==> flow/design.v <==
`default_nettype wire
`timescale 1ns / 1ps
module Clock_Generator (
    input clk,   
    input btnU,  
    input btnC,  
    input btnD,  
    output reg slow_clk,  
    output reg reset
);
    logic btnU_debounced;
    logic btnC_debounced;
    logic btnD_debounced;
    logic prev_btnU_debounced;
    logic prev_btnC_debounced;
    logic prev_btnD_debounced;
    debouncer # (.NIN(1), .LGWAIT(3)) debouncer_inst1
    (
        .i_clk(clk),
        .i_in(btnU),
        .o_debounced(btnU_debounced),
        .o_debug()
    );
    debouncer # (.NIN(1), .LGWAIT(3)) debouncer_inst2
    (
        .i_clk(clk),
        .i_in(btnC),
        .o_debounced(btnC_debounced),
        .o_debug()
    );
    debouncer # (.NIN(1), .LGWAIT(3)) debouncer_inst3
    (
        .i_clk(clk),
        .i_in(btnD),
        .o_debounced(btnD_debounced),
        .o_debug()
    );
     parameter [31:0] speed_1 = 500000, speed_2 = 250000, speed_3 = 125000, speed_4 = 62500;  
    logic [31:0] speed_selection [0:3];
    logic [1:0] i = 2'd0;
    logic [31:0] counter = 32'd0;
    initial begin
        slow_clk = 1'b0;
        reset = 1'b0;
        speed_selection[0] = speed_1;
        speed_selection[1] = speed_2;
        speed_selection[2] = speed_3;
        speed_selection[3] = speed_4;
    end
    logic pause = 1'b0;
    always @ (posedge clk) begin
        if (btnC_debounced && !prev_btnC_debounced) begin  
            pause = ~pause;
        end
        if (!pause && btnU_debounced && !prev_btnU_debounced) begin  
            i <= i + 1'd1;  
            if (i == 2'd3) begin
                i <= 2'd0;
            end
        end
        if (!pause && (counter >= speed_selection[i])) begin  
            counter <= 32'd0;
            slow_clk <= ~slow_clk;
        end else if (!pause) begin
            counter <= counter + 1;
        end else begin
            counter <= counter;
        end
        if (btnD_debounced && !prev_btnD_debounced) begin  
            i <= 2'd0;
            counter <= 32'd0;
            reset <= 1'b1;
        end else begin
            reset <= 1'b0;
        end
        prev_btnU_debounced <= btnU_debounced;
        prev_btnC_debounced <= btnC_debounced;
        prev_btnD_debounced <= btnD_debounced;
    end
endmodule
`default_nettype	none
module	debouncer(i_clk, i_in, o_debounced, o_debug);
	parameter	NIN=16+5, LGWAIT=17;
	input	wire			i_clk;
	input	wire	[(NIN-1):0]	i_in;
	output	reg	[(NIN-1):0]	o_debounced;
	output	wire	[30:0]		o_debug;
	reg			different, ztimer;
	reg	[(NIN-1):0]	r_in, q_in, r_last;
	reg	[(LGWAIT-1):0]	timer;
	initial	q_in = 0;
	initial	r_in = 0;
	initial	different = 0;
	always @(posedge i_clk)
		q_in <= i_in;
	always @(posedge i_clk)
		r_in <= q_in;
	always @(posedge i_clk)
		r_last <= r_in;
	initial	ztimer = 1'b1;
	initial	timer  = 0;
	always @(posedge i_clk)
		if ((ztimer)&&(different))
		begin
			timer  <= {(LGWAIT) {1'b1} };
			ztimer <= 1'b0;
		end else if (!ztimer)
		begin
			timer  <= timer - 1'b1;
			ztimer <= (timer[(LGWAIT-1):1] == 0);
		end else begin
			ztimer <= 1'b1;
			timer  <= 0;
		end
	always @(posedge i_clk)
		different <= ((different)&&(!ztimer))||(r_in != o_debounced);
	initial	o_debounced = { (NIN) {1'b0} };
	always @(posedge i_clk)
		if (ztimer)
			o_debounced <= r_last;
	reg	trigger;
	initial	trigger = 1'b0;
	always @(posedge i_clk)
		trigger <= (!ztimer)&&(!different)&&(!(|i_in))
				&&(timer[(LGWAIT-1):2]==0)&&(timer[1]);
	wire	[30:0]	debug;
	assign	debug[30] = ztimer;
	assign	debug[29] = trigger;
	assign	debug[28] = 1'b0;
	generate
	if (NIN >= 14)
	begin
		assign debug[27:14] = o_debounced[13:0];
		assign debug[13: 0] = r_in[13:0];
	end else begin
		assign	debug[27 :(14+NIN)] = 0;
		assign	debug[(14+NIN-1):14] = o_debounced;
		assign	debug[13 :NIN] = 0;
		assign	debug[(NIN-1):0] = r_in;
	end endgenerate
	assign	o_debug = debug;
endmodule
`timescale 1ns / 1ps
module Counter(
    input clk,  
    input slow_clk,  
    input reset,  
    output [31:0] data  
);
    logic [3:0] a0 = 4'b0, a1 = 4'b0;              
    logic [3:0] b2 = 4'b0, b3 = 4'b0;             
    logic [3:0] b4 = 4'b0, b5 = 4'b0;             
    logic [3:0] b6 = 4'b0, b7 = 4'b0;             
    logic prev_slow_clk;
    always @ (posedge clk) begin
        if (reset) begin
            a0 <= 4'd0;
            a1 <= 4'd0;
            b2 <= 4'd0;
            b3 <= 4'd0;
            b4 <= 4'd0;
            b5 <= 4'd0;
            b6 <= 4'd0;
            b7 <= 4'd0;
        end else if (slow_clk && !prev_slow_clk) begin
            if (a0 == 4'd9) begin
                a0 <= 4'd0;
                a1 <= a1 + 1'd1;
            end else begin
                a0 <= a0 + 1'd1;  
            end
            if (a1 == 4'd9 && a0 == 4'd9) begin
                a1 <= 4'd0;
                b2 <= b2 + 1'd1;
            end
            if (b2 == 4'd9 && a1 == 4'd9 && a0 == 4'd9) begin
                b2 <= 4'd0;
                b3 <= b3 + 1'd1;
            end
            if (b3 == 4'd5 && b2 == 4'd9 && a1 == 4'd9 && a0 == 4'd9) begin
                b3 <= 4'd0;
                b4 <= b4 + 1'd1;
            end
            if (b4 == 4'd9 && b3 == 4'd5 && b2 == 4'd9 && a1 == 4'd9 && a0 == 4'd9) begin
                b4 <= 4'd0;
                b5 <= b5 + 1'd1;
            end
            if (b5 == 4'd5 && b4 == 4'd9 && b3 == 4'd5 && b2 == 4'd9 && a1 == 4'd9 && a0 == 4'd9) begin
                b5 <= 4'd0;
                b6 <= b6 + 1'd1;
            end
            if (b6 == 4'd9 && b5 == 4'd5 && b4 == 4'd9 && b3 == 4'd5 && b2 == 4'd9 && a1 == 4'd9 && a0 == 4'd9) begin
                b6 <= 4'd0;
                b7 <= b7 + 1'd1;
            end
            if (b7 == 4'd9 && b6 == 4'd9 && b5 == 4'd5 && b4 == 4'd9 && b3 == 4'd5 && b2 == 4'd9 && a1 == 4'd9 && a0 == 4'd9) begin
                b7 <= 4'd0;
            end
        end
        prev_slow_clk <= slow_clk;  
    end
    assign data = {b7, b6, b5, b4, b3, b2, a1, a0};
endmodule
`default_nettype wire
`timescale 1ns / 1ps
module Seven_Seg(
    input clk,   
    input [31:0] data,    
    output reg [7:0] anode,  
    output reg dp,   
    output reg [6:0] cathode  
    );
    reg [7:0] enable;    
    reg [3:0] data_disp;  
    reg [16:0] count_fast = 17'b0;   
    reg seven_seg_enable = 1'b0;     
     initial begin
        anode = 8'hFF;   
        cathode = 7'b1111111;     
        enable = 8'b00000001;    
     end
     always @(posedge clk) begin
         count_fast <= count_fast+1;     
         if(count_fast == 17'h1869F) begin   
            seven_seg_enable <= 1'b1;    
            count_fast <= 17'b0;     
         end
         else seven_seg_enable <= 0;     
     end
     always @(posedge clk) begin
         if(seven_seg_enable) begin  
            enable <= (enable == 8'h80)? 8'h01 : (enable << 1);  
            anode <= ~enable;    
         end
     end
      always @ (*) begin                       
        case (anode)     
            8'b11111110 : begin
                data_disp = data[3:0];
                dp = 1'b1;
            end
            8'b11111101 : begin 
                data_disp = data[7:4];
                dp = 1'b1;
            end
            8'b11111011 : begin 
                data_disp = data[11:8];
                dp = 1'b0;   
            end
            8'b11110111 : begin  
                data_disp = data[15:12];
                dp = 1'b1; 
            end
            8'b11101111 : begin
                data_disp = data[19:16];
                dp = 1'b0;   
            end
            8'b11011111 : begin  
                data_disp = data[23:20];
                dp = 1'b1;
            end
            8'b10111111 : begin 
                data_disp = data[27:24];
                dp = 1'b0;   
            end
            8'b01111111 : begin  
                data_disp = data[31:28];
                dp = 1'b1;
            end
            default : begin
                data_disp = 4'h0;
                dp = 1'b1;
            end
        endcase 
        case (data_disp)  
            4'h0 : cathode = 7'b1000000; 
            4'h1 : cathode = 7'b1111001;
            4'h2 : cathode = 7'b0100100;
            4'h3 : cathode = 7'b0110000;
            4'h4 : cathode = 7'b0011001;
            4'h5 : cathode = 7'b0010010;
            4'h6 : cathode = 7'b0000010;
            4'h7 : cathode = 7'b1111000;
            4'h8 : cathode = 7'b0000000;
            4'h9 : cathode = 7'b0010000;
            4'hA : cathode = 7'b0001000;
            4'hB : cathode = 7'b0000011;
            4'hC : cathode = 7'b1000110;
            4'hD : cathode = 7'b0100001;
            4'hE : cathode = 7'b0000110;
            4'hF : cathode = 7'b0001110;
         endcase
    end 
endmodule
`default_nettype wire
`timescale 1ns / 1ps
module Top(
    input clk,  			 
    input btnU,              
    input btnC, 			 
    input btnD,              
    output dp,  			 
    output [7:0]SevenSegAn, 		 
    output [6:0]SevenSegCat  	 
);
    wire slow_clk;
    wire reset;
    Clock_Generator Clock_Generator_inst(.clk(clk), .btnU(btnU), .btnC(btnC), .btnD(btnD), .slow_clk(slow_clk), .reset(reset));
    wire [31:0] data;    
    Counter Counter_inst(.clk(clk), .slow_clk(slow_clk), .reset(reset), .data(data));
    Seven_Seg Seven_Seg_inst(.clk(clk), .data(data), .anode(SevenSegAn), .dp(dp), .cathode(SevenSegCat));
endmodule
# --- Reports on Top ---
# What the tools print for Top, step after step.
# Line numbers count from 1 in the design file above.
# Library cell names are shortened.
inputs:
  top_module: "Top"
  clock_port: "clk"
  cell_library: "sky130hd"
  lib_corner: "tt_025C_1v80"

# --- Word level ---
# Yosys after proc, flatten, opt, wreduce and memory -nomap, before mapping. Memory bits, and registers merged into a memory's read port (data or address), are not among the register bits. Print and check cells are not counted. Equal cells are merged and count once.
# Memory sizes are those after Yosys's memory passes, which may raise the word count (mostly to a power of two), join words into wider ones and drop unused or constant bits.
classes:
  eq_ne: 22
  addsub: 14
  cmp: 1
  div_mod_pow: 0
  mul: 0
  shifts: 0
  reduce_logical: 70
  bitwise: 3
  n_mux: 27
ops:
  columns: ["operator", "count"]
  rows:
  - ["8-bit == test with constant B", 8]
  - ["4-bit 2-to-1 mux", 15]
  - ["1-bit logical AND", 40]
  - ["32-bit by 1-bit adder with 32-bit output with constant B", 1]
  - ["32-bit greater-or-equal comparator", 1]
  - ["4-bit by 1-bit adder with 4-bit output with constant B", 8]
  - ["4-bit case mux with 8-bit select", 1]
  - ["4-bit == test with constant B", 6]
  - ["17-bit by 1-bit adder with 17-bit output with constant B", 1]
  - ["17-bit == test with constant B", 1]
  - ["2-bit AND reduction", 7]
  - ["2-bit nonzero test", 7]
  - ["3-bit by 1-bit subtractor with 3-bit output with constant B", 3]
  - ["3-bit 2-to-1 mux", 3]
  - ["1-bit zero test", 8]
  - ["4-bit by 3-bit == test with 1-bit output with constant B", 2]
  - ["8-bit by 7-bit == test with 1-bit output with constant B", 1]
  - ["8-bit inverter", 1]
  - ["1-bit 2-to-1 mux", 7]
  - ["2-bit zero test", 3]
  - ["1-bit != test", 3]
  - ["1-bit logical OR", 3]
  - ["3-bit OR reduction", 1]
  - ["1-bit inverter", 2]
  - ["2-bit by 1-bit adder with 2-bit output with constant B", 1]
  - ["2-bit == test with constant B", 1]
  - ["2-bit OR reduction", 1]
  - ["2-bit 2-to-1 mux", 1]
word_totals:
  clocked_rd_ports_x_width: 0
  ramBits: 0
  mem_bits_ro: 172
  latchBits: 0
  word_cells: 181
  out_inout_bits: 16
  regBits: 134
  in_bits: 4
  n_memories: 2
mem_list:
  columns: ["memory", "size", "width", "rd", "write_ports", "line", "source"]
  rows:
  - ["(no name shown)", 16, 7, 1, 0, 275, "case (data_disp)"]
  - ["Clock_Generator_inst.speed_selection", 4, 15, 1, 0, 39, "logic [31:0] speed_selection [0:3];"]

# --- Longest topological paths ---
# Longest topological path by Yosys (ltp), each cell counted once; first at word level (registers and memories cut), then after technology mapping (sequential cells cut; the memories' decode and read muxes count).
depth:
  ltp_word: 10
  ABC_AREA: 0
  mapped_depth: 10
  depth_no_buf: 9

# --- After synthesis ---
# Yosys stat after the flow's synthesis: flattened, memories mapped to cells. It holds for the ABC_AREA given above (unset counts as 0); a run with the other value may have another netlist.
# Totals and module areas in this step are rounded.
by_type:
  columns: ["cell_type", "count", "area_total_um2"]
  rows:
  - ["dfxtp_1", 114, 2.28E+03]
  - ["edfxtp_1", 20, 600.576]
  - ["ha_1", 45, 563.04]
  - ["xnor2_1", 32, 280.269]
  - ["nor3_1", 44, 220.211]
  - ["xor2_1", 25, 218.96]
  - ["nor2_1", 58, 217.709]
  - ["inv_1", 49, 183.926]
  - ["nand3_1", 32, 160.154]
  - ["nand2_1", 42, 157.651]
  - ["a21oi_1", 30, 150.144]
  - ["nand4_1", 20, 125.12]
  - ["o21ai_0", 23, 115.11]
  - ["nand3b_1", 14, 105.101]
  - ["or3_1", 15, 93.84]
  - ["mux2i_1", 9, 90.086]
  - ["clkbuf_1", 17, 63.811]
  - ["and3_1", 10, 62.56]
# Not listed: further types 46, cells in them 112.
mapped:
  sequential_area_um2: 2900
  synth_area_um2: 6600
  n_buf: 27
  ff_cells: 134
  cell_count: 711
# The figures by module come from a second, unflattened synthesis with its own total; it is not the netlist above.
hier_totals:
  hier_cells: 838
  area_unflattened_um2: 7900
# Rows give one instance, submodules left out.
by_module:
  columns: ["module", "mod_area_um2", "mod_seq_area_um2", "instances", "cells"]
  rows:
  - ["Clock_Generator", 2300, 810, 1, 252]
  - ["Seven_Seg", 2100, 840, 1, 209]
  - ["Counter", 1900, 660, 1, 206]
  - ["debouncer", 550, 210, 3, 57]
  - ["Top", 0.0, 0.0, 1, 0]

# --- Timing after synthesis ---
# Path of least setup slack by OpenSTA after synthesis, without wires, with an ideal clock, recovery checks aside; 20% of the period is set as input and as output delay. Where synthesis merged equal registers, the netlist keeps one of their names.
synth_path:
  path_type: "reg-to-output"
  startpoint: "register Seven_Seg_inst.anode[6]"
  endpoint: "output port SevenSegCat[3]"
  required_time_ns: 2.408
  out_delay_ns: 0.602
  path_delay_ns: 2.479
  launch_ns: 0.000
  path_stages: 9
  n_path_buf: 1
  path_slack_ns: -0.071
  arrival_time_ns: 2.479
  tclk_ns: 3.01
  synth_period_reached_ns: 3.081
# "path_delay_ns" is the arrival time less input delay plus setup time.
# A path that ends at an output port has no setup time.
# "path_stages" counts driving pins, that of a launching flip-flop among them; a cell with two outputs on the path counts twice.
# "synth_period_reached_ns" is the clock period less the worst setup slack; recovery checks do not enter. This is arithmetic on one report: input and output delays are still those of the set period (20% each).
# The rows between start and end are the longest chain of elaborated cells between them; the timing report does not say that the signal goes this way. Where chains are equally long, one stands for them.
# Each line given opens the expression or statement behind the cell; cells for indexed reads and writes are added by Yosys, which also makes memories of some case tables.
# A memory read counts as a cell of the chain, while the word-level depth stops at memories.
synth_via:
  cell_sequence: "edfxtp_1 -> buf_2 -> nand2_1 -> nor2_1 -> a22o_1 -> a221oi_1 -> ha_1 -> mux2_2 -> mux2i_1"
  elab_chain_len: 3
  cells_between: 10
  lines_between: 2
  classes_between: "eq/ne: 8; mux: 1; memory: 1"
synth_rtl:
  columns: ["element", "line", "source"]
  rows:
  - ["from (decl)", 209, "output reg [7:0] anode,"]
  - ["from (assign)", 233, "anode <= ~enable;"]
  - ["8-bit by 7-bit == test with 1-bit output", 237, "case (anode)"]
  - ["4-bit case mux with 8-bit select", 237, null]
  - ["memory 16 x 7 bit", 275, "case (data_disp)"]
  - ["to (decl)", 304, "output [6:0]SevenSegCat"]

# --- Path in the finished layout ---
# Path of least setup slack in the final report of entry A (OpenROAD, finished layout, wires in). Where an end is a register, its clock arrival counts in the times.
layout_path:
  path_type: "reg-to-output"
  startpoint: "register Seven_Seg_inst.anode[7]"
  endpoint: "output port SevenSegCat[3]"
  out_delay_ns: 0.67
  tclk_ns: 3.35
  path_stages: 12
  arrival_time_ns: 2.61
  n_path_buf: 4
  path_slack_ns: 0.07
  required_time_ns: 2.68
  launch_ns: 0.42
# The rows between start and end are the longest chain of elaborated cells between them; the timing report does not say that the signal goes this way. Where chains are equally long, one stands for them.
# A memory read counts as a cell of the chain, while the word-level depth stops at memories.
layout_via:
  cell_sequence: "edfxtp_1 -> buf_4 -> nand3b_1 -> nand2_1 -> a22o_1 -> a221oi_2 -> buf_4 -> buf_6 -> ha_4 -> mux2_4 -> mux2i_1 -> buf_2"
  elab_chain_len: 3
  cells_between: 10
  lines_between: 2
  classes_between: "eq/ne: 8; mux: 1; memory: 1"
layout_rtl:
  columns: ["element", "line", "source"]
  rows:
  - ["from (decl)", 209, "output reg [7:0] anode,"]
  - ["from (assign)", 233, "anode <= ~enable;"]
  - ["8-bit by 7-bit == test with 1-bit output", 237, "case (anode)"]
  - ["4-bit case mux with 8-bit select", 237, null]
  - ["memory 16 x 7 bit", 275, "case (data_disp)"]
  - ["to (decl)", 304, "output [6:0]SevenSegCat"]

# Design Top on sky130hd. What follows are 2 stored runs of the flow, each under its own settings; their order means nothing. The constraints put input and output delay at 20% of the set period each and load the outputs with 0.01 pF.
# "period_reached_ns" means the clock period less the worst setup slack. The figure is calculated, with input and output delays left at 20% of the set period.
# By "worst_path_time_ns" is meant the share of the clock period that the worst setup path is allowed (20% is reserved at inputs, 20% at outputs), minus its slack. Clock arrival times at its registers enter into it.
# "totalPower_mw": no workload was simulated; the value follows from the tool's default switching activity.
# Values from the reports are rounded here.
runs:
  - name: "entry A"
    settings:
      period_ns: 3.35
      CORE_UTILIZATION: 22
      PLACE_DENSITY_LB_ADDON: 0.12
      HOLD_SLACK_MARGIN: -0.05
      CORE_ASPECT_RATIO: 1.27
      CELL_PAD_IN_SITES_GLOBAL_PLACEMENT: 0
      TNS_END_PERCENT: 30
      GPL_ROUTABILITY_DRIVEN: 0
      CAP_MARGIN: 20
      CORE_MARGIN: 2
      SLEW_MARGIN: 20
    results:
      stdcell_area_um2: 8000
      period_reached_ns: 3.284
      worst_path_time_ns: 2.61
      critical_path_kind: "reg-to-output"
      final_die_area_um2: 31000
      yosys_chip_area_um2: 6600
      finish.utilization_pct: 27
      setup_ws_ns: 0.066
      totalPower_mw: 4.2
  - name: "entry B"
    settings:
      period_ns: 2.86
      CORE_UTILIZATION: 35
      PLACE_DENSITY_LB_ADDON: 0.07
      CORE_ASPECT_RATIO: 0.6
      CORE_MARGIN: 8
      CELL_PAD_IN_SITES_GLOBAL_PLACEMENT: 3
      TNS_END_PERCENT: 10
      ABC_AREA: 0
      GPL_TIMING_DRIVEN: 1
      CTS_CLUSTER_DIAMETER: 245
      CAP_MARGIN: 10
      MAX_ROUTING_LAYER: "met5"
      SLEW_MARGIN: 20
    results:
      stdcell_area_um2: 8400
      period_reached_ns: 3.260
      worst_path_time_ns: 2.69
      critical_path_kind: "reg-to-output"
      final_die_area_um2: 24000
      yosys_chip_area_um2: 6600
      finish.utilization_pct: 45
      setup_ws_ns: -0.40
      totalPower_mw: 5.3
